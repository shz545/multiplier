==> flow/design.v <==
`timescale 1ns / 1ps
module mat_mult_direct(
    input clk,
    input reset,
    input start,
    output reg [9:0] addr_a,       
    input signed [15:0] data_a,    
    output reg [10:0] addr_b,      
    input signed [15:0] data_b,    
    output reg [8:0] addr_c,       
    output reg signed [31:0] data_c,
    output reg we_c,
    output reg done
);
    parameter ROWS_A = 16;
    parameter COLS_A = 49;
    parameter COLS_B = 32;
    parameter IDLE      = 3'd0;
    parameter CALC_MUL  = 3'd1;
    parameter CALC_ADD  = 3'd2;
    parameter WRITE     = 3'd3;
    parameter DONE      = 3'd4;
    reg [2:0] current_state, next_state;
    reg [4:0] row_i;  
    reg [5:0] col_j;  
    reg [5:0] k;  
    reg signed [31:0] acc_reg;
    reg signed [31:0] mult_reg;
    wire signed [31:0] mult_res_wire;
    wire signed [31:0] acc_next_wire;
    wire [5:0] k_plus_1;
    wire [5:0] next_col_j;
    wire [4:0] next_row_i;
    wire [9:0] addr_a_next_k;
    wire [10:0] addr_b_next_k;
    wire [9:0] addr_a_next_row;
    wire [9:0] addr_a_next_col;
    wire [10:0] addr_b_next_col;
    wire [8:0] addr_c_calc;
    assign mult_res_wire = data_a * data_b;
    assign acc_next_wire = acc_reg + mult_reg;
    assign k_plus_1 = k + 1;
    assign next_col_j = col_j + 1;
    assign next_row_i = row_i + 1;
    assign addr_a_next_k   = row_i * COLS_A + k_plus_1;
    assign addr_b_next_k   = k_plus_1 * COLS_B + col_j;
    assign addr_a_next_row = next_row_i * COLS_A;
    assign addr_a_next_col = row_i * COLS_A;
    assign addr_b_next_col = next_col_j;  
    assign addr_c_calc     = row_i * COLS_B + col_j;
    always @(*) begin
        case (current_state)
            IDLE: begin
                if (start) next_state = CALC_MUL;
                else next_state = IDLE;
            end
            CALC_MUL: begin
                next_state = CALC_ADD;
            end
            CALC_ADD: begin
                if (k == COLS_A - 1) next_state = WRITE;
                else next_state = CALC_MUL;
            end
            WRITE: begin
                if (row_i == ROWS_A - 1 && col_j == COLS_B - 1) next_state = DONE;
                else next_state = CALC_MUL;
            end
            DONE: next_state = IDLE;
            default: next_state = IDLE;
        endcase
    end
    always @(posedge clk or posedge reset) begin
        if (reset) begin
            current_state <= IDLE;
            row_i <= 0; col_j <= 0; k <= 0;
            acc_reg <= 0;
            addr_a <= 0; addr_b <= 0; addr_c <= 0;
            data_c <= 0; we_c <= 0; done <= 0;
        end else begin
            current_state <= next_state;
            we_c <= 0;  
            done <= 0;
            case (current_state)
                IDLE: begin
                    row_i <= 0; col_j <= 0; k <= 0;
                    acc_reg <= 0;
                    mult_reg <= 0;
                    done <= 0;
                end
                CALC_MUL: begin
                    mult_reg <= mult_res_wire;
                end
                CALC_ADD: begin
                    acc_reg <= acc_next_wire;
                    if (k == COLS_A - 1) begin
                    end else begin
                        k <= k_plus_1;
                    end
                    if (k < COLS_A - 1) begin
                        addr_a <= addr_a_next_k;
                        addr_b <= addr_b_next_k;
                    end else begin
                        if (col_j == COLS_B - 1) begin
                             if (row_i < ROWS_A - 1) begin
                                 addr_a <= addr_a_next_row;
                                 addr_b <= 0;
                             end
                        end else begin
                             addr_a <= addr_a_next_col;
                             addr_b <= addr_b_next_col;
                        end
                    end
                end
                WRITE: begin
                    data_c <= acc_reg;
                    addr_c <= addr_c_calc;
                    we_c <= 1;
                    acc_reg <= 0;
                    k <= 0;
                    if (col_j == COLS_B - 1) begin
                        col_j <= 0;
                        if (row_i < ROWS_A - 1) row_i <= next_row_i;
                    end else begin
                        col_j <= next_col_j;
                    end
                end
                DONE: begin
                    done <= 1;
                end
            endcase
            if (current_state == IDLE && next_state == CALC_MUL) begin
                addr_a <= 0;  
                addr_b <= 0;  
                acc_reg <= 0;
                mult_reg <= 0;
                row_i <= 0; col_j <= 0; k <= 0;
            end
        end
    end
endmodule
# Step by step through the tools: mat_mult_direct
# The steps from the RTL of mat_mult_direct to its reports follow in flow order.
# Line numbers count from 1 in the design file above.
# Operators carry their Yosys type and port widths (W data, S select, Z words).
inputs:
  top_module: "mat_mult_direct"
  clock: "clk"
  library: "sky130hd"
  pvt_corner: "tt_025C_1v80"

# After elaboration
# Yosys after proc, flatten, opt, wreduce and memory -nomap, before mapping. Memory bits, and registers merged into a memory's read port (data or address), are not among the register bits. Print and check cells are not counted. Equal cells are merged and count once.
bits:
  inputBits: 35
  ff_bits: 148
  clocked_rd_ports_x_width: 0
  ram_bits: 0
  rom_bits: 0
  mem_count: 0
  elab_cells: 78
  out_inout_bits: 64
  latchBits: 0
op_classes:
  eq_ne: 12
  n_cmp: 2
  n_logic: 1
  div_mod_pow: 0
  multipliers: 3
  n_reduce_logical: 12
  n_mux: 29
  n_addsub: 7
  n_shift: 0
op_table:
  columns: ["cell", "count"]
  rows:
  - ["$mul A16 B16 Y32", 1]
  - ["$pmux W32 S2", 2]
  - ["$mul A5 B6 Y10 const B", 2]
  - ["$mux W11", 5]
  - ["$mux W10", 5]
  - ["$add A32 B32 Y32", 1]
  - ["$mux W32", 1]
  - ["$pmux W6 S2", 2]
  - ["$mux W6", 4]
  - ["$mux W5", 3]
  - ["$add A6 B1 Y6 const B", 2]
  - ["$pmux W3 S4", 1]
  - ["$add A11 B6 Y11", 1]
  - ["$add A10 B6 Y10", 1]
  - ["$pmux W5 S2", 1]
  - ["$ne A3 B3 Y1 const B", 3]
  - ["$reduce_bool A3 Y1", 3]
  - ["$add A9 B6 Y9", 1]
  - ["$reduce_and A2 Y1", 3]
  - ["$eq A3 B1 Y1 const B", 2]
  - ["$eq A3 B2 Y1 const B", 2]
  - ["$eq A6 B5 Y1 const B", 1]
  - ["$lt A6 B6 Y1 const B", 1]
  - ["$eq A6 B6 Y1 const B", 1]
  - ["$add A5 B1 Y5 const B", 1]
  - ["$lt A5 B4 Y1 const B", 1]
  - ["$eq A5 B4 Y1 const B", 1]
  - ["$ne A4 B2 Y1 const B", 1]
# Not listed: further kinds 10, cells in them 13.

# Logic depth
# Yosys ltp: most cells in a row. Word level: on the elaborated netlist, between registers, memories and ports. Mapped: between sequential cells and ports; inverters and the memories' decode and read muxes count.
depth:
  ltp_word: 8
  abc_area: 0
  mapped_depth: 24

# Netlist
# Source: synth_stat.txt of the flow (Yosys; design flattened, memories mapped). It holds for the ABC_AREA given above (unset counts as 0); a run with the other value may have another netlist.
synth_totals:
  ff_cells: 150
  synth_area_um2: 18217.5
  buffers: 66
  seq_area_um2: 3915.0
  cells: 1873
by_type:
  columns: ["type", "count", "type_area_um2"]
  rows:
  - ["sky130_fd_sc_hd__fa_1", 265, 5.31E+03]
  - ["sky130_fd_sc_hd__dfrtp_1", 117, 2.93E+03]
  - ["sky130_fd_sc_hd__ha_1", 148, 1.85E+03]
  - ["sky130_fd_sc_hd__inv_1", 307, 1.15E+03]
  - ["sky130_fd_sc_hd__edfxtp_1", 32, 960.922]
  - ["sky130_fd_sc_hd__and2_1", 150, 938.4]
  - ["sky130_fd_sc_hd__nand2_1", 202, 758.227]
  - ["sky130_fd_sc_hd__xnor2_1", 64, 560.538]
  - ["sky130_fd_sc_hd__mux2_2", 40, 450.432]
  - ["sky130_fd_sc_hd__a21oi_1", 69, 345.331]
  - ["sky130_fd_sc_hd__nor2_1", 80, 300.288]
  - ["sky130_fd_sc_hd__o21ai_0", 60, 300.288]
  - ["sky130_fd_sc_hd__clkbuf_1", 52, 195.187]
  - ["sky130_fd_sc_hd__mux2i_1", 19, 190.182]
  - ["sky130_fd_sc_hd__a21o_1", 25, 187.68]
  - ["sky130_fd_sc_hd__xor2_1", 20, 175.168]
  - ["sky130_fd_sc_hd__nand3_1", 28, 140.134]
  - ["sky130_fd_sc_hd__a211oi_1", 12, 90.086]
# Not listed: further types 57, cells in them 183.

# Worst setup path after synthesis
# Source: OpenSTA report_checks on the synthesized netlist (no wires, ideal clock, input and output delay 20% of the period each), path of least setup slack; recovery checks are left aside. Register names are those of the netlist, which keeps one name where synthesis merged equal registers.
synth_path:
  kind: "input port to flip-flop"
  start: "in data_a[15]"
  end: "reg mult_reg[31]"
  setup_time_ns: 0.255
  t_arrival_ns: 7.126
  delay_ns: 5.817
  stages: 19
  t_required_ns: 7.565
  setup_slack_ns: 0.439
  period_ns: 7.82
  path_buffers: 1
  period_less_setup_slack_ns: 7.381
# "delay_ns" = arrival - input delay + setup time.
# "stages" counts driving pins, that of a launching flip-flop among them; a cell with two outputs on the path counts twice.
# "period_less_setup_slack_ns" is the clock period less the worst setup slack; recovery checks do not enter. This is arithmetic on one report: input and output delays are still those of the set period (20% each).
# Between the ends stands the longest chain of elaborated cells between them, by number of cells; it is not shown to be the way that was timed. Of several equally long chains one is given.
# A line is the first line of the expression or statement that the cell stems from. Yosys adds cells for indexed reads and writes and turns some case tables into memories.
# At most two assigning lines are given for a register; there are more.
synth_between:
  path_cell_list: "sky130_fd_sc_hd__clkbuf_1 -> sky130_fd_sc_hd__nand2_1 -> sky130_fd_sc_hd__fa_1 -> sky130_fd_sc_hd__inv_1 -> sky130_fd_sc_hd__fa_1 -> sky130_fd_sc_hd__fa_1 -> sky130_fd_sc_hd__fa_1 -> sky130_fd_sc_hd__fa_1 -> sky130_fd_sc_hd__fa_1 -> sky130_fd_sc_hd__ha_1 -> sky130_fd_sc_hd__a21o_1 -> sky130_fd_sc_hd__a21o_1 -> sky130_fd_sc_hd__a21oi_1 -> sky130_fd_sc_hd__o21ai_1 -> sky130_fd_sc_hd__o41ai_2 -> sky130_fd_sc_hd__o2111ai_1 -> sky130_fd_sc_hd__a21oi_1 -> sky130_fd_sc_hd__xnor2_1 -> sky130_fd_sc_hd__and2_1"
  elab_chain_len: 2
  cone_cells: 2
  cone_lines: 2
  classes_between: "mul (1); mux (1)"
synth_rtl:
  columns: ["item", "line", "text"]
  rows:
  - ["start, declared", 7, "input signed [15:0] data_a,"]
  - ["$mul A16 B16 Y32", 40, "assign mult_res_wire = data_a * data_b;"]
  - ["$pmux W32 S2", 83, "case (current_state)"]
  - ["end, assigned", 87, "mult_reg <= 0;"]
  - ["end, assigned", 91, "mult_reg <= mult_res_wire;"]
  - ["end, declared", 28, "reg signed [31:0] mult_reg;"]

# Path in the finished layout
# From the final timing report of run A: the path of least setup slack in the routed layout; clock arrival at registers is part of the times.
layout_path:
  kind: "input port to flip-flop"
  start: "in data_b[1]"
  end: "reg mult_reg[31]"
  setup_slack_ns: 1.53
  stages: 20
  t_required_ns: 11.10
  period_ns: 10.9
  path_buffers: 2
  setup_time_ns: 0.24
  t_arrival_ns: 9.57
# Between the ends stands the longest chain of elaborated cells between them, by number of cells; it is not shown to be the way that was timed. Of several equally long chains one is given.
# At most two assigning lines are given for a register; there are more.
layout_between:
  path_cell_list: "sky130_fd_sc_hd__clkdlybuf4s50_1 -> sky130_fd_sc_hd__clkbuf_1 -> sky130_fd_sc_hd__nand2_1 -> sky130_fd_sc_hd__fa_1 -> sky130_fd_sc_hd__inv_1 -> sky130_fd_sc_hd__fa_1 -> sky130_fd_sc_hd__fa_1 -> sky130_fd_sc_hd__fa_1 -> sky130_fd_sc_hd__fa_1 -> sky130_fd_sc_hd__fa_1 -> sky130_fd_sc_hd__ha_1 -> sky130_fd_sc_hd__nand4_1 -> sky130_fd_sc_hd__nor3b_1 -> sky130_fd_sc_hd__nand2_1 -> sky130_fd_sc_hd__a21oi_1 -> sky130_fd_sc_hd__o41ai_2 -> sky130_fd_sc_hd__o2111ai_1 -> sky130_fd_sc_hd__a21oi_1 -> sky130_fd_sc_hd__xnor2_1 -> sky130_fd_sc_hd__and2_1"
  elab_chain_len: 2
  cone_cells: 2
  cone_lines: 2
  classes_between: "mul (1); mux (1)"
layout_rtl:
  columns: ["item", "line", "text"]
  rows:
  - ["start, declared", 9, "input signed [15:0] data_b,"]
  - ["$mul A16 B16 Y32", 40, "assign mult_res_wire = data_a * data_b;"]
  - ["$pmux W32 S2", 83, "case (current_state)"]
  - ["end, assigned", 87, "mult_reg <= 0;"]
  - ["end, assigned", 91, "mult_reg <= mult_res_wire;"]
  - ["end, declared", 28, "reg signed [31:0] mult_reg;"]

# Top module mat_mult_direct; platform sky130hd; tools Yosys and OpenROAD; 2 stored runs in no particular order. Input and output delays are each 20% of the period that was set; the output load is 0.01 pF.
# "achievedPeriod_ns": clock period set for the run, less the worst setup slack. It is reckoned from that one timing run; input and output delays stay at 20% of the period that was set.
# "worstPathTime_ns" is the time allowed to the run's worst setup path (the clock period less input and output delay, where it has them) less its slack. Clock arrival times count: a late capture clock shortens it, a late launch clock lengthens it.
# "total_power_mw": no workload was simulated; the value follows from the tool's default switching activity.
runs:
  - name: "run A"
    settings:
      period_ns: 10.9
      CORE_UTILIZATION: 36
      ABC_AREA: 0
      GPL_TIMING_DRIVEN: 0
      GPL_ROUTABILITY_DRIVEN: 0
      CTS_CLUSTER_DIAMETER: 115
      CAP_MARGIN: 10
      MIN_ROUTING_LAYER: "met2"
      CORE_MARGIN: 2
      SLEW_MARGIN: 20
    results:
      worstPathTime_ns: 7.19
      path_kind: "input port to flip-flop"
      final_cell_area_um2: 20716.1
      total_power_mw: 5.987
      fin_util_frac: 0.414
      tns_ns: 0.000
      fin_hold_ws_ns: 0.391
      synthArea_um2: 18217.5
      timing.setup.ws_ns: 1.533
      die_area_um2: 52420.4
      achievedPeriod_ns: 9.367
  - name: "run B"
    settings:
      period_ns: 11.3
      CORE_UTILIZATION: 26
      SETUP_SLACK_MARGIN: 2.41
      PLACE_DENSITY_LB_ADDON: 0.05
      CORE_ASPECT_RATIO: 0.96
      CORE_MARGIN: 10
      CELL_PAD_IN_SITES_DETAIL_PLACEMENT: 2
      TNS_END_PERCENT: 10
      CTS_CLUSTER_SIZE: 59
      MIN_ROUTING_LAYER: "met1"
      CAP_MARGIN: 20
      SLEW_MARGIN: 20
    results:
      final_cell_area_um2: 20788.7
      total_power_mw: 5.962
      achievedPeriod_ns: 8.609
      worstPathTime_ns: 6.35
      path_kind: "input port to flip-flop"
      tns_ns: 0.000
      fin_util_frac: 0.298
      fin_hold_ws_ns: 0.406
      synthArea_um2: 18217.5
      die_area_um2: 81057.6
      timing.setup.ws_ns: 2.691
